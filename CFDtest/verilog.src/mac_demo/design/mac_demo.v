==> flow/design.v <==
module accumulator #(parameter width = 32) 
	(input    clk,
     	 input    ena,
         input    reset,
         input	  signed [width - 1 : 0] acc_in,
   	 output   reg signed [width - 1 : 0] acc_out
	) ;
   always @(posedge clk) begin
      if (reset)  acc_out <= 0 ;
      else if (ena) acc_out <= acc_in ;
   end
endmodule
module  adder  #(parameter width = 32)  
		( input   signed [width-1 : 0] a ,
		  input   signed [width-1 : 0] b , 
		  output  signed [width-1 : 0] sum
		) ;
    assign   sum = a + b ;
endmodule
module mac_demo(input    clk, 
           input    reset, 
           input    ena,
   	   input    signed [16-1 : 0] k,
           input    signed [16-1 : 0] x,   
           output   signed [2 * 16 - 1 : 0] acc_out
          ) ;
           wire     signed [2 * 16 - 1 : 0] p ;
           wire     signed [2 * 16 - 1 : 0] acc_in ;
   multiplier  #(.width(16)) mult_0(.multiplicand(k),
                                          .multiplier(x),
                       			  .product(p)
                			  ) ;
   adder     #(.width(2*16)) add_0(.a(p),
                			 .b(acc_out),
                			 .sum(acc_in)
               				) ;
   accumulator  #(.width(2*16))  acc_0(.clk(clk),
                   			     .reset(reset),
                   			     .ena(ena),
                   			     .acc_in(acc_in),
                   			     .acc_out(acc_out)
                   			) ;
endmodule
module multiplier  #(parameter width = 16)
   ( input    signed  [width-1 : 0] multiplicand,
     input    signed  [width-1 : 0] multiplier,   
     output   signed  [2 * width - 1 : 0] product
   ) ;
   assign  product = multiplicand * multiplier ;
endmodule
Step by step through the tools: mac_demo
What the tools print for mac_demo, step after step.
Lines are those of the file above, counted from 1.
Operators carry their Yosys type and port widths (W data, S select, Z words).
Cell names lack the library's common part.
{ "design": {"design": "mac_demo", "clk_port": "clk", "library": "sky130hd", "corner": "tt_025C_1v80"} }

Word level
Source: Yosys, flattened and elaborated, memories not mapped. Widths are those after wreduce; folded enables and synchronous resets count as part of the registers. Registers that Yosys merges into a memory's read port (data or address) are not register bits. Print and check cells do not count. Equal cells are merged and count once.
{ "op_classes": {"add_sub_neg": 1, "mul": 1} }
{ "ops": {"columns": ["op", "count"], "rows": [
  ["$mul A16 B16 Y32", 1],
  ["$add A32 B32 Y32", 1]
]} }
{ "bits": {"reg_bits": 32, "output_inout_bits": 32, "word_cells": 3} }

Logic depth
Longest topological path by Yosys (ltp), each cell counted once; first at word level (registers and memories cut), then after technology mapping (sequential cells cut; the memories' decode and read muxes count).
{ "logic_depth": {"ltp_word": 2, "abc_area": 0, "ltp_mapped": 25} }

Synthesis result
Source: synth_stat.txt of the flow (Yosys; design flattened, memories mapped). It holds for the ABC_AREA given above (unset counts as 0); a run with the other value may have another netlist.
{ "by_type": {"columns": ["cell", "count"], "rows": [
  ["fa_1", 292],
  ["inv_1", 341],
  ["ha_1", 98],
  ["and2_1", 122],
  ["dfxtp_1", 32],
  ["nand2_1", 145],
  ["xnor2_1", 20],
  ["nor2_1", 46],
  ["clkbuf_1", 39],
  ["a21oi_1", 27],
  ["xor2_1", 12],
  ["mux2i_1", 8],
  ["o21ai_0", 15],
  ["a211oi_1", 8],
  ["a21o_1", 8],
  ["o21bai_1", 7],
  ["nand3_1", 8],
  ["o21a_1", 5]
]} }
Other cell types: 41; their cells: 72.
{ "mapped": {"cell_count": 1305, "area_mm2": 0.012034, "ffs": 32, "buf_cells": 42} }
By module: a second synthesis without flattening, with its own total; a netlist apart from the flattened one above.
{ "unflattened": {"cells_unflattened": 1397, "area_unflattened_mm2": 0.012532} }
Each row is one instance without its submodules.
{ "by_module": {"columns": ["module", "instances", "n_cells", "area_mm2", "seq_area_mm2"], "rows": [
  ["multiplier #(width=16)", 1, 1073, 0.0097669, 0],
  ["adder #(width=32)", 1, 221, 0.0016015, 0],
  ["accumulator #(width=32)", 1, 103, 0.0011636, 0.0006406],
  ["mac_demo", 1, 0, 0, 0]
]} }

Worst setup path after synthesis
Source: OpenSTA report_checks on the synthesized netlist (no wires, ideal clock, input and output delay 20% of the period each), path of least setup slack; recovery checks are left aside. Register names are those of the netlist, which keeps one name where synthesis merged equal registers.
{ "synth_timing": {"path_kind": "input to register", "start": "in k[15]", "end": "reg acc_0.acc_out[31]", "clock_period_ns": 9.08, "setup_time_ns": 0.091, "t_first_pin_ns": 1.816, "t_arrival_ns": 7.416, "required_ns": 8.989, "slack_ns": 1.573, "path_delay_ns": 5.691, "driving_pins": 23, "n_path_buf": 2, "period_less_setup_slack_ns": 7.507} }
"path_delay_ns" = arrival - input delay + setup time.
"driving_pins": output pins that drive a net of the path, with the launching flip-flop's if there is one; two outputs of one cell count as two.
"period_less_setup_slack_ns" is the clock period less the worst setup slack; recovery checks do not enter. This is arithmetic on one report: input and output delays are still those of the set period (20% each).
The rows between start and end are the longest chain of elaborated cells between them; the timing report does not say that the signal goes this way. Where chains are equally long, one stands for them.
Each line given opens the expression or statement behind the cell; cells for indexed reads and writes are added by Yosys, which also makes memories of some case tables.
{ "synth_via": {"cell_sequence": "clkbuf_1 -> nand2_1 -> inv_1 -> fa_1 -> inv_1 -> fa_1 -> inv_1 -> fa_1 -> fa_1 -> fa_1 -> inv_1 -> fa_1 -> inv_1 -> ha_1 -> clkbuf_1 -> a21o_1 -> a21oi_1 -> o21bai_1 -> a41o_1 -> nand4_1 -> a21oi_1 -> or3_1 -> a311oi_1", "elab_chain_cells": 2} }
{ "synth_rtl": {"columns": ["element", "line_no", "text"], "rows": [
  ["start: declaration", 23, "input signed [16-1 : 0] k,"],
  ["$mul A16 B16 Y32", 49, null],
  ["$add A32 B32 Y32", 18, "assign   sum = a + b ;"],
  ["end: assignment", 9, "if (reset)  acc_out <= 0 ;"],
  ["end: assignment", 10, "else if (ena) acc_out <= acc_in ;"],
  ["end: declaration", 6, "output reg signed [width - 1 : 0] acc_out"]
]} }

Worst path after layout
Path of least setup slack in the final report of record 1 (OpenROAD, finished layout, wires in). Where an end is a register, its clock arrival counts in the times.
{ "layout_timing": {"path_kind": "input to register", "start": "in k[12]", "end": "reg acc_0.acc_out[28]", "clock_period_ns": 8.12, "setup_time_ns": 0.13, "t_first_pin_ns": 1.62, "t_arrival_ns": 8.06, "required_ns": 8.27, "slack_ns": 0.21, "driving_pins": 21, "n_path_buf": 1} }
The rows between start and end are the longest chain of elaborated cells between them; the timing report does not say that the signal goes this way. Where chains are equally long, one stands for them.
{ "layout_via": {"cell_sequence": "clkdlybuf4s50_1 -> and2_1 -> fa_1 -> inv_1 -> fa_1 -> inv_1 -> fa_1 -> fa_1 -> fa_1 -> inv_1 -> fa_1 -> inv_1 -> ha_1 -> o21a_1 -> a2111oi_2 -> o31ai_1 -> a311oi_1 -> o21ai_1 -> o31ai_1 -> xor2_1 -> o21ai_0", "elab_chain_cells": 2} }
{ "layout_rtl": {"columns": ["element", "line_no", "text"], "rows": [
  ["start: declaration", 23, "input signed [16-1 : 0] k,"],
  ["$mul A16 B16 Y32", 49, null],
  ["$add A32 B32 Y32", 18, "assign   sum = a + b ;"],
  ["end: assignment", 9, "if (reset)  acc_out <= 0 ;"],
  ["end: assignment", 10, "else if (ena) acc_out <= acc_in ;"],
  ["end: declaration", 6, "output reg signed [width - 1 : 0] acc_out"]
]} }

Data sheet: physical implementation of mac_demo

Measured data: module mac_demo, platform sky130hd, 2 stored runs of the flow under differing settings, order arbitrary. Input and output delays are each 20% of the period that was set; the output load is 0.01 pF.
"clock period reached": clock period set for the run, less the worst setup slack. It is reckoned from that one timing run; input and output delays stay at 20% of the period that was set.
By "time used up by the worst setup path" is meant the share of the clock period that the worst setup path is allowed (20% is reserved at inputs, 20% at outputs), minus its slack. Clock arrival times at its registers enter into it.

==> record 1: settings <==
{ "period_ns": 8.12, "CORE_UTILIZATION": 24, "CAP_MARGIN": 20, "CORE_MARGIN": 2, "SLEW_MARGIN": 20 }
==> record 1: results <==
standard-cell area after layout: 0.0139984 mm²
post-route worst hold slack: 0.484 ns
worst setup slack after layout: 0.206 ns
final utilization: 28.1%
die footprint: 0.0519498 mm²
clock period reached: 7.914 ns
total negative setup slack: 0.000 ns
area of the synthesized netlist: 0.012034 mm²
time used up by the worst setup path: 6.29 ns
type of the worst setup path: input to register

==> record 2: settings <==
{ "period_ns": 8.58, "CORE_UTILIZATION": 16, "SETUP_SLACK_MARGIN": 0.49, "PLACE_DENSITY": 0.7, "CORE_MARGIN": 10, "CTS_CLUSTER_SIZE": 21, "MIN_ROUTING_LAYER": "met1", "MAX_ROUTING_LAYER": "met5", "CAP_MARGIN": 20, "SLEW_MARGIN": 20 }
==> record 2: results <==
standard-cell area after layout: 0.0142862 mm²
post-route worst hold slack: 0.499 ns
worst setup slack after layout: 0.794 ns
final utilization: 19.2%
die footprint: 0.0865831 mm²
clock period reached: 7.786 ns
total negative setup slack: 0.000 ns
area of the synthesized netlist: 0.012034 mm²
time used up by the worst setup path: 6.07 ns
type of the worst setup path: input to register
